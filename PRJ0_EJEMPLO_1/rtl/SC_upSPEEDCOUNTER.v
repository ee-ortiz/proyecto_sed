==> flow/design.v <==
module SC_upSPEEDCOUNTER #(parameter upSPEEDCOUNTER_DATAWIDTH=23)(
	SC_upSPEEDCOUNTER_data_OutBUS,
	SC_upSPEEDCOUNTER_CLOCK_50,
	SC_upSPEEDCOUNTER_RESET_InHigh,
	SC_upSPEEDCOUNTER_upcount_InLow,
	SC_UPSPEEDCOUNTER_CLEAR_InLow
);
output		[upSPEEDCOUNTER_DATAWIDTH-1:0]	SC_upSPEEDCOUNTER_data_OutBUS;
input		SC_upSPEEDCOUNTER_CLOCK_50;
input		SC_upSPEEDCOUNTER_RESET_InHigh;
input		SC_upSPEEDCOUNTER_upcount_InLow;
input		SC_UPSPEEDCOUNTER_CLEAR_InLow;
reg [upSPEEDCOUNTER_DATAWIDTH-1:0] upSPEEDCOUNTER_Register;
reg [upSPEEDCOUNTER_DATAWIDTH-1:0] upSPEEDCOUNTER_Signal;
always @(*)
begin
	if (SC_upSPEEDCOUNTER_upcount_InLow == 1'b0)
		upSPEEDCOUNTER_Signal = upSPEEDCOUNTER_Register + 1'b1;
		else if (SC_UPSPEEDCOUNTER_CLEAR_InLow == 1'b0)
		upSPEEDCOUNTER_Signal = 0;
	else
		upSPEEDCOUNTER_Signal = upSPEEDCOUNTER_Register;
	end	
always @(posedge SC_upSPEEDCOUNTER_CLOCK_50, posedge SC_upSPEEDCOUNTER_RESET_InHigh)
begin
	if (SC_upSPEEDCOUNTER_RESET_InHigh  == 1'b1)
		upSPEEDCOUNTER_Register <= 0;
	else
		upSPEEDCOUNTER_Register <= upSPEEDCOUNTER_Signal;
end
assign SC_upSPEEDCOUNTER_data_OutBUS = upSPEEDCOUNTER_Register;
endmodule
-- Step by step through the tools: SC_upSPEEDCOUNTER
Tool output for the design above, in the order of the flow.
Line numbers count from 1 in the design file above.
Cell names lack the library's common part.
A cell with -- has no value.
- design top: SC_upSPEEDCOUNTER
- clock: SC_upSPEEDCOUNTER_CLOCK_50
- library: sky130hd
- timing corner: tt_025C_1v80

-- Elaborated design
Source: Yosys, flattened and elaborated, memories not mapped. Widths are those after wreduce. Registers that Yosys merges into a memory's read port (data or address) are not register bits. Print and check cells do not count. Equal cells are merged and count once.
- register bits at 23
- output and inout port bits: 23
- input bits at 4
- noted $add $sub $neg: 1
- eq/ne operators: 1
- noted muxes and demuxes: 2
- operator list (kind ; count):
    two-way mux 23 bit ; 2
    adder 23 x 1 -> 23 bit (second input constant) ; 1
    != test 2 bit (second input constant) ; 1

-- Logic depth
Yosys ltp: most cells in a row. Word level: on the elaborated netlist, between registers, memories and ports. Mapped: between sequential cells and ports; inverters and the memories' decode and read muxes count.
- depth after elaboration at 2
- ABC_AREA at 0
- depth in mapped cells at 6
- gate-level depth less buffers: 5

-- Netlist
Yosys stat after the flow's synthesis: flattened, memories mapped to cells. It holds for the ABC_AREA given above (unset counts as 0); a run with the other value may have another netlist.
The area totals of this step are shown rounded.
- cells by type (cell ; count ; total area (um^2)):
    dfrtp_1 ; 23 ; 575.552
    mux2i_1 ; 8 ; 80.077
    nand2_1 ; 20 ; 75.072
    nand3_1 ; 10 ; 50.048
    o21ai_0 ; 7 ; 35.034
    o41ai_1 ; 4 ; 35.034
    o31ai_1 ; 4 ; 30.029
    buf_6 ; 2 ; 22.522
    o211ai_1 ; 3 ; 22.522
    inv_1 ; 5 ; 18.768
    nor4_1 ; 3 ; 18.768
    o311ai_0 ; 2 ; 17.517
    o311ai_1 ; 2 ; 17.517
    clkbuf_1 ; 4 ; 15.014
    clkbuf_8 ; 1 ; 13.763
    and3_1 ; 2 ; 12.512
    ha_1 ; 1 ; 12.512
    nand4_1 ; 2 ; 12.512
Not listed: further types 14, cells in them 17.
- noted cells in the netlist: 120
- noted area of sequential cells: 575.6 um^2
- mapped flip-flops: 23
- noted buffer cells: 7
- chip area (Yosys): 1187 um^2

-- Path before layout
Path of least setup slack by OpenSTA after synthesis, without wires, with an ideal clock, recovery checks aside; 20% of the period is set as input and as output delay. Where synthesis merged equal registers, the netlist keeps one of their names.
- path kind: input-to-reg
- from: in SC_upSPEEDCOUNTER_upcount_InLow
- to: reg upSPEEDCOUNTER_Register[17]
- noted buffers on the path: 2
- input delay at 458 ps
- noted delay of the path: 1402 ps
- arrival time at 1724 ps
- noted path slack: 430 ps
- noted stages: 6
- noted clock period: 2290 ps
- noted setup time: 136 ps
- noted required time: 2154 ps
- noted period reached after synthesis: 1860 ps
"delay of the path" is the arrival time less input delay plus setup time.
"stages" counts driving pins, that of a launching flip-flop among them; a cell with two outputs on the path counts twice.
"period reached after synthesis" is the clock period less the worst setup slack; recovery checks do not enter. This is arithmetic on one report: input and output delays are still those of the set period (20% each).
The rows between start and end are the longest chain of elaborated cells between them; the timing report does not say that the signal goes this way. Where chains are equally long, one stands for them.
A line is the first line of the expression or statement that the cell stems from. Yosys adds cells for indexed reads and writes and turns some case tables into memories.
- cells stage by stage: buf_6 nand4b_1 or4_4 buf_6 o311ai_1 o41ai_1
- length of the longest elaborated chain at 1
- noted elaborated cells on any way between the ends: 2
- classes of those cells: eq/ne: 1; mux: 1
- ends and longest elaborated chain, after synthesis (element ; line ; text):
    start: declaration ; 11 ; input SC_upSPEEDCOUNTER_upcount_InLow;
    two-way mux 23 bit ; 17 ; if (SC_upSPEEDCOUNTER_upcount_InLow == 1'b0)
    end: assignment ; 27 ; upSPEEDCOUNTER_Register <= 0;
    end: assignment ; 29 ; upSPEEDCOUNTER_Register <= upSPEEDCOUNTER_Signal;
    end: declaration ; 13 ; reg [upSPEEDCOUNTER_DATAWIDTH-1:0] upSPEEDCOUNTER_Register;

-- Worst path after layout
From the final timing report of run 1: the path of least setup slack in the routed layout; clock arrival at registers is part of the times.
The report prints the path's times to 10 ps; the period is as set.
- path kind: reg-to-reg
- from: reg upSPEEDCOUNTER_Register[6]
- to: reg upSPEEDCOUNTER_Register[17]
- noted setup time: 110 ps
- noted path slack: 330 ps
- noted clock period: 2010 ps
- noted required time: 2230 ps
- noted stages: 5
- noted buffers on the path: 0
- arrival time at 1900 ps
The rows between start and end are the longest chain of elaborated cells between them; the timing report does not say that the signal goes this way. Where chains are equally long, one stands for them.
- cells stage by stage: dfrtp_2 nand4_4 or4_4 o311ai_4 o41ai_2
- length of the longest elaborated chain at 2
- noted elaborated cells on any way between the ends: 2
- classes of those cells: add/sub: 1; mux: 1
- ends and longest elaborated chain, after layout (element ; line ; text):
    start: declaration ; 13 ; reg [upSPEEDCOUNTER_DATAWIDTH-1:0] upSPEEDCOUNTER_Register;
    start: assignment ; 27 ; upSPEEDCOUNTER_Register <= 0;
    start: assignment ; 29 ; upSPEEDCOUNTER_Register <= upSPEEDCOUNTER_Signal;
    adder 23 x 1 -> 23 bit ; 18 ; upSPEEDCOUNTER_Signal = upSPEEDCOUNTER_Register + 1'b1;
    two-way mux 23 bit ; 17 ; if (SC_upSPEEDCOUNTER_upcount_InLow == 1'b0)
    end: assignment ; 27 ;
    end: assignment ; 29 ;
    end: declaration ; 13 ;

## Implementation results

Module SC_upSPEEDCOUNTER, platform sky130hd: 2 stored runs of the flow (Yosys, OpenROAD) with differing settings, in no particular order. Input and output delays are each 20% of the period that was set; the output load is 0.01 pF.
"achieved clock period": clock period set for the run, less the worst setup slack. It is reckoned from that one timing run; input and output delays stay at 20% of the period that was set.
"time used up by the worst setup path" is the time allowed to the run's worst setup path (the clock period less input and output delay, where it has them) less its slack. Clock arrival times count: a late capture clock shortens it, a late launch clock lengthens it.
"total design power": no workload was simulated; the value follows from the tool's default switching activity.
"time used up by the worst setup path" is known to 10 ps.
Measured values are rounded.

Run 1
Settings were period_ns = 2.01; SETUP_SLACK_MARGIN = 0.53; CAP_MARGIN = 20; CORE_MARGIN = 2; CORE_UTILIZATION = 40; SLEW_MARGIN = 20
- noted the netlist area reported by Yosys: 1187 um^2
- noted the die footprint: 3420 um^2
- standard-cell area after routing at 1889 um^2
- setup slack of the worst path: 327 ps
- total design power: 0.0008401 W
- achieved clock period at 1683 ps
- time used up by the worst setup path: 1680 ps
- kind of the worst setup path: reg-to-reg

Run 2
Settings were period_ns = 2.1; CORE_UTILIZATION = 15; PLACE_DENSITY_LB_ADDON = 0.08; CORE_MARGIN = 4; CELL_PAD_IN_SITES_GLOBAL_PLACEMENT = 2; TNS_END_PERCENT = 10; GPL_TIMING_DRIVEN = 1; CTS_CLUSTER_DIAMETER = 223; CAP_MARGIN = 20; SLEW_MARGIN = 20
- noted the netlist area reported by Yosys: 1187 um^2
- noted the die footprint: 9403 um^2
- standard-cell area after routing at 1652 um^2
- setup slack of the worst path: 170 ps
- total design power: 0.0008599 W
- achieved clock period at 1930 ps
- time used up by the worst setup path: 1510 ps
- kind of the worst setup path: input-to-reg
